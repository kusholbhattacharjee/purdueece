==> flow/design.v <==
module flex_counter
#(
	parameter NUM_CNT_BITS = 4
)
(
	input wire clk,
	input wire n_rst,
	input wire clear,
	input wire count_enable,
	input wire [NUM_CNT_BITS-1:0] rollover_val,
	output reg [NUM_CNT_BITS-1:0] count_out,
	output reg rollover_flag
);
	always_ff @ (posedge clk, negedge n_rst)
	begin
		if (n_rst == 0)
		begin
			count_out <= '0;
			rollover_flag <= 0;
		end
		else if (clear == 1)
			count_out <= '0;
		else if (count_enable == 1)
		begin
			count_out <= count_out + 1;
			if (count_out + 1 == rollover_val)
				rollover_flag <= 1;
			else	
				rollover_flag <= 0;
			if (rollover_flag == 1)
				count_out <= 1;
		end
	end
endmodule
module timer( input wire clk, input wire n_rst, input wire enable_timer, output reg shift_strobe, output reg packet_done);
localparam ROLL_CLK = 4'd10;
localparam ROLL_BIT = 4'd9;
reg [3:0] temp_clk;
reg [3:0] temp_bit;
flex_counter clk_cnt ( .clk(clk), .n_rst(n_rst), .clear(~enable_timer), .count_enable(enable_timer), .rollover_val(ROLL_CLK), .count_out(temp_clk), .rollover_flag(shift_strobe) );
flex_counter bit_cnt ( .clk(clk), .n_rst(n_rst), .clear(~enable_timer), .count_enable(shift_strobe), .rollover_val(ROLL_BIT), .count_out(temp_bit), .rollover_flag(packet_done) );
endmodule
# ---- Tool chain data of timer
# The steps from the RTL of timer to its reports follow in flow order.
# Line numbers count from 1 in the design file above.
# Operators carry their Yosys type and port widths (W data, S select, Z words).
# Library cell names are shortened.
# The mark - stands for no value.
dict set report setup {
  design {timer}
  clock_port {clk}
  lib {sky130hd}
  pvt_corner {tt_025C_1v80}
}

# ---- Word-level counts
# Yosys after proc, flatten, opt, wreduce and memory -nomap, before mapping. Memory bits, and registers merged into a memory's read port (data or address), are not among the register bits. Print and check cells are not counted. Equal cells are merged and count once.
dict set report word_totals {
  latch_bits 0
  mem_bits_ro 0
  clocked_rd_ports_x_width 0
  regBits 10
  word_cells 17
  in_bits 3
  memories 0
  out_inout_bits 2
  ram_bits 0
}
dict set report classes {
  n_mux 7
  n_shift 0
  logic 0
  addsub 2
  n_mul 0
  equal 3
  reduce_logical 1
  n_cmp 0
  div 0
}
# operator n
set ops {}
lappend ops {{$eq A32 B4 Y1 const B} 2}
lappend ops {{$mux W4} 5}
lappend ops {{$add A4 B1 Y5 const B} 2}
lappend ops {{$ne A2 B1 Y1 const B} 1}
lappend ops {{$reduce_and A2 Y1} 1}
lappend ops {{$mux W1} 2}

# ---- Logic depth
# Depth = most cells in a row (Yosys ltp): at word level without a register or memory, in the mapped netlist without a sequential cell, where the memories' decode and read muxes count.
dict set report logic_depth {
  ltp_word 4
  ABC_AREA 0
  ltp_mapped 4
  mapped_depth_nobuf 4
}

# ---- Mapped cells and area
# Source: synth_stat.txt of the flow (Yosys; design flattened, memories mapped). It holds for the ABC_AREA given above (unset counts as 0); a run with the other value may have another netlist.
dict set report synth_totals {
  ff_cells 10
  sequential_area_um2 250.2
  area_um2 524.3
  mapped_cells 51
  buf_cells 1
}
# cell n
set by_type {}
lappend by_type {dfrtp_1 10}
lappend by_type {ha_1 4}
lappend by_type {nor2b_1 4}
lappend by_type {a32o_1 2}
lappend by_type {xnor2_1 2}
lappend by_type {a21oi_1 3}
lappend by_type {inv_1 4}
lappend by_type {nand3b_1 2}
lappend by_type {nor2_1 4}
lappend by_type {nand2_1 3}
lappend by_type {nand3_2 1}
lappend by_type {o21ai_0 2}
lappend by_type {o32ai_1 1}
lappend by_type {xor2_1 1}
lappend by_type {a21boi_0 1}
lappend by_type {a22oi_1 1}
lappend by_type {nor3b_1 1}
lappend by_type {o21a_1 1}
# Not listed: further types 4, cells in them 4.
# The figures by module come from a second, unflattened synthesis with its own total; it is not the netlist above.
dict set report hier_totals {
  cells_unflattened 71
  area_unflattened_um2 631.9
}
# Rows give one instance, submodules left out.
# mod instances area_um2 n_cells
set by_module {}
lappend by_module {flex_counter 2 310.3 34}
lappend by_module {timer 1 11.3 3}

# ---- Worst setup path after synthesis
# Source: OpenSTA report_checks on the synthesized netlist (no wires, ideal clock, input and output delay 20% of the period each), path of least setup slack; recovery checks are left aside. Register names are those of the netlist, which keeps one name where synthesis merged equal registers.
dict set report synth_path {
  path_kind {register -> register}
  from {register bit_cnt.count_out[0]}
  to {register bit_cnt.rollover_flag}
  required_time_ns 1.108
  path_slack_ns 0.106
  stages 5
  launch_ns 0.000
  clock_period_ns 1.23
  path_delay_ns 1.124
  setup_ns 0.122
  arrival_time_ns 1.002
  path_buffers 0
  synth_period_reached_ns 1.124
}
# "path_delay_ns" is the arrival time less input delay plus setup time.
# "stages": output pins that drive a net of the path, with the launching flip-flop's if there is one; two outputs of one cell count as two.
# "synth_period_reached_ns" is the clock period less the worst setup slack; recovery checks do not enter. This is arithmetic on one report: input and output delays are still those of the set period (20% each).
# The rows between start and end are the longest chain of elaborated cells between them; the timing report does not say that the signal goes this way. Where chains are equally long, one stands for them.
# A line is the first line of the expression or statement that the cell stems from. Yosys adds cells for indexed reads and writes and turns some case tables into memories.
# A register here has more assigning lines than the two given.
dict set report synth_via {
  path_cell_list {dfrtp_1 > ha_1 > nand3b_1 > o21ai_0 > a32o_1}
  elab_chain_len 3
  cells_between 3
  cone_classes {add/sub (1); eq/ne (1); mux (1)}
}
# item line_no
set synth_rtl {}
lappend synth_rtl {{from (decl)} 11} ;# output reg [NUM_CNT_BITS-1:0] count_out,
lappend synth_rtl {{from (assign)} 18} ;# count_out <= '0;
lappend synth_rtl {{from (assign)} 25} ;# count_out <= count_out + 1;
lappend synth_rtl {{$add A4 B1 Y5} 26} ;# if (count_out + 1 == rollover_val)
lappend synth_rtl {{$eq A32 B4 Y1} 26}
lappend synth_rtl {{$mux W1} 26}
lappend synth_rtl {{to (assign)} 27} ;# rollover_flag <= 1;
lappend synth_rtl {{to (assign)} 29} ;# rollover_flag <= 0;
lappend synth_rtl {{to (decl)} 12} ;# output reg rollover_flag

# ---- Worst path after layout
# Path of least setup slack in the final report of flow run A (OpenROAD, finished layout, wires in). Where an end is a register, its clock arrival counts in the times.
dict set report layout_path {
  path_kind {register -> output}
  from {register clk_cnt.rollover_flag}
  to {output shift_strobe}
  path_buffers 1
  stages 2
  launch_ns 0.27
  arrival_time_ns 1.32
  path_slack_ns 0.50
  clock_period_ns 2.27
  required_time_ns 1.82
}
# A register here has more assigning lines than the two given.
dict set report layout_via {
  path_cell_list {dfrtp_1 > clkdlybuf4s50_1}
  elab_chain_len 0
  cells_between 0
  lines_between 0
}
# item line_no
set layout_rtl {}
lappend layout_rtl {{from (decl)} 12} ;# output reg rollover_flag
lappend layout_rtl {{from (assign)} 19} ;# rollover_flag <= 0;
lappend layout_rtl {{from (assign)} 27} ;# rollover_flag <= 1;
lappend layout_rtl {{to (decl)} 35} ;# module timer( input wire clk, input wire n_rst, input wire enable_timer, output reg shift_strobe, output reg p ...

; Below are 2 stored runs of the flow (Yosys, OpenROAD; platform sky130hd) on timer, each with its settings and what was measured, unordered. Constraints: input delay and output delay 20% of the set period each, output load 0.01 pF.
; "worst_path_allowed_less_slack_ns" is the time allowed to the run's worst setup path (the clock period less input and output delay, where it has them) less its slack. Clock arrival times count: a late capture clock shortens it, a late launch clock lengthens it.
; "design_power_uw" is the tool's figure for a default switching activity; nothing was simulated.

[flow run A: settings]
period_ns = 2.27
CORE_UTILIZATION = 30
PLACE_DENSITY_LB_ADDON = 0.19
HOLD_SLACK_MARGIN = 0.08
GPL_ROUTABILITY_DRIVEN = 1
CAP_MARGIN = 0
SLEW_MARGIN = 0
MIN_ROUTING_LAYER = met2
CORE_MARGIN = 2
[flow run A: results]
layout_stdcell_area_um2 = 616.8
design_power_uw = 379.8
worst_path_allowed_less_slack_ns = 1.32
timing.worst_path_kind = register -> output
fin_util_frac = 0.365
design_die_area_um2 = 2098.1
setup_ws_ns = 0.497
synth_chip_area_um2 = 524.3

[flow run B: settings]
period_ns = 0.849
CORE_UTILIZATION = 55
SETUP_SLACK_MARGIN = 0.18
PLACE_DENSITY = 0.93
CORE_ASPECT_RATIO = 0.68
TNS_END_PERCENT = 55
GPL_TIMING_DRIVEN = 0
CTS_CLUSTER_SIZE = 66
MIN_ROUTING_LAYER = met1
CAP_MARGIN = 20
CORE_MARGIN = 2
SLEW_MARGIN = 20
[flow run B: results]
outcome = did not finish, floorplanning stopped with PDN-0185
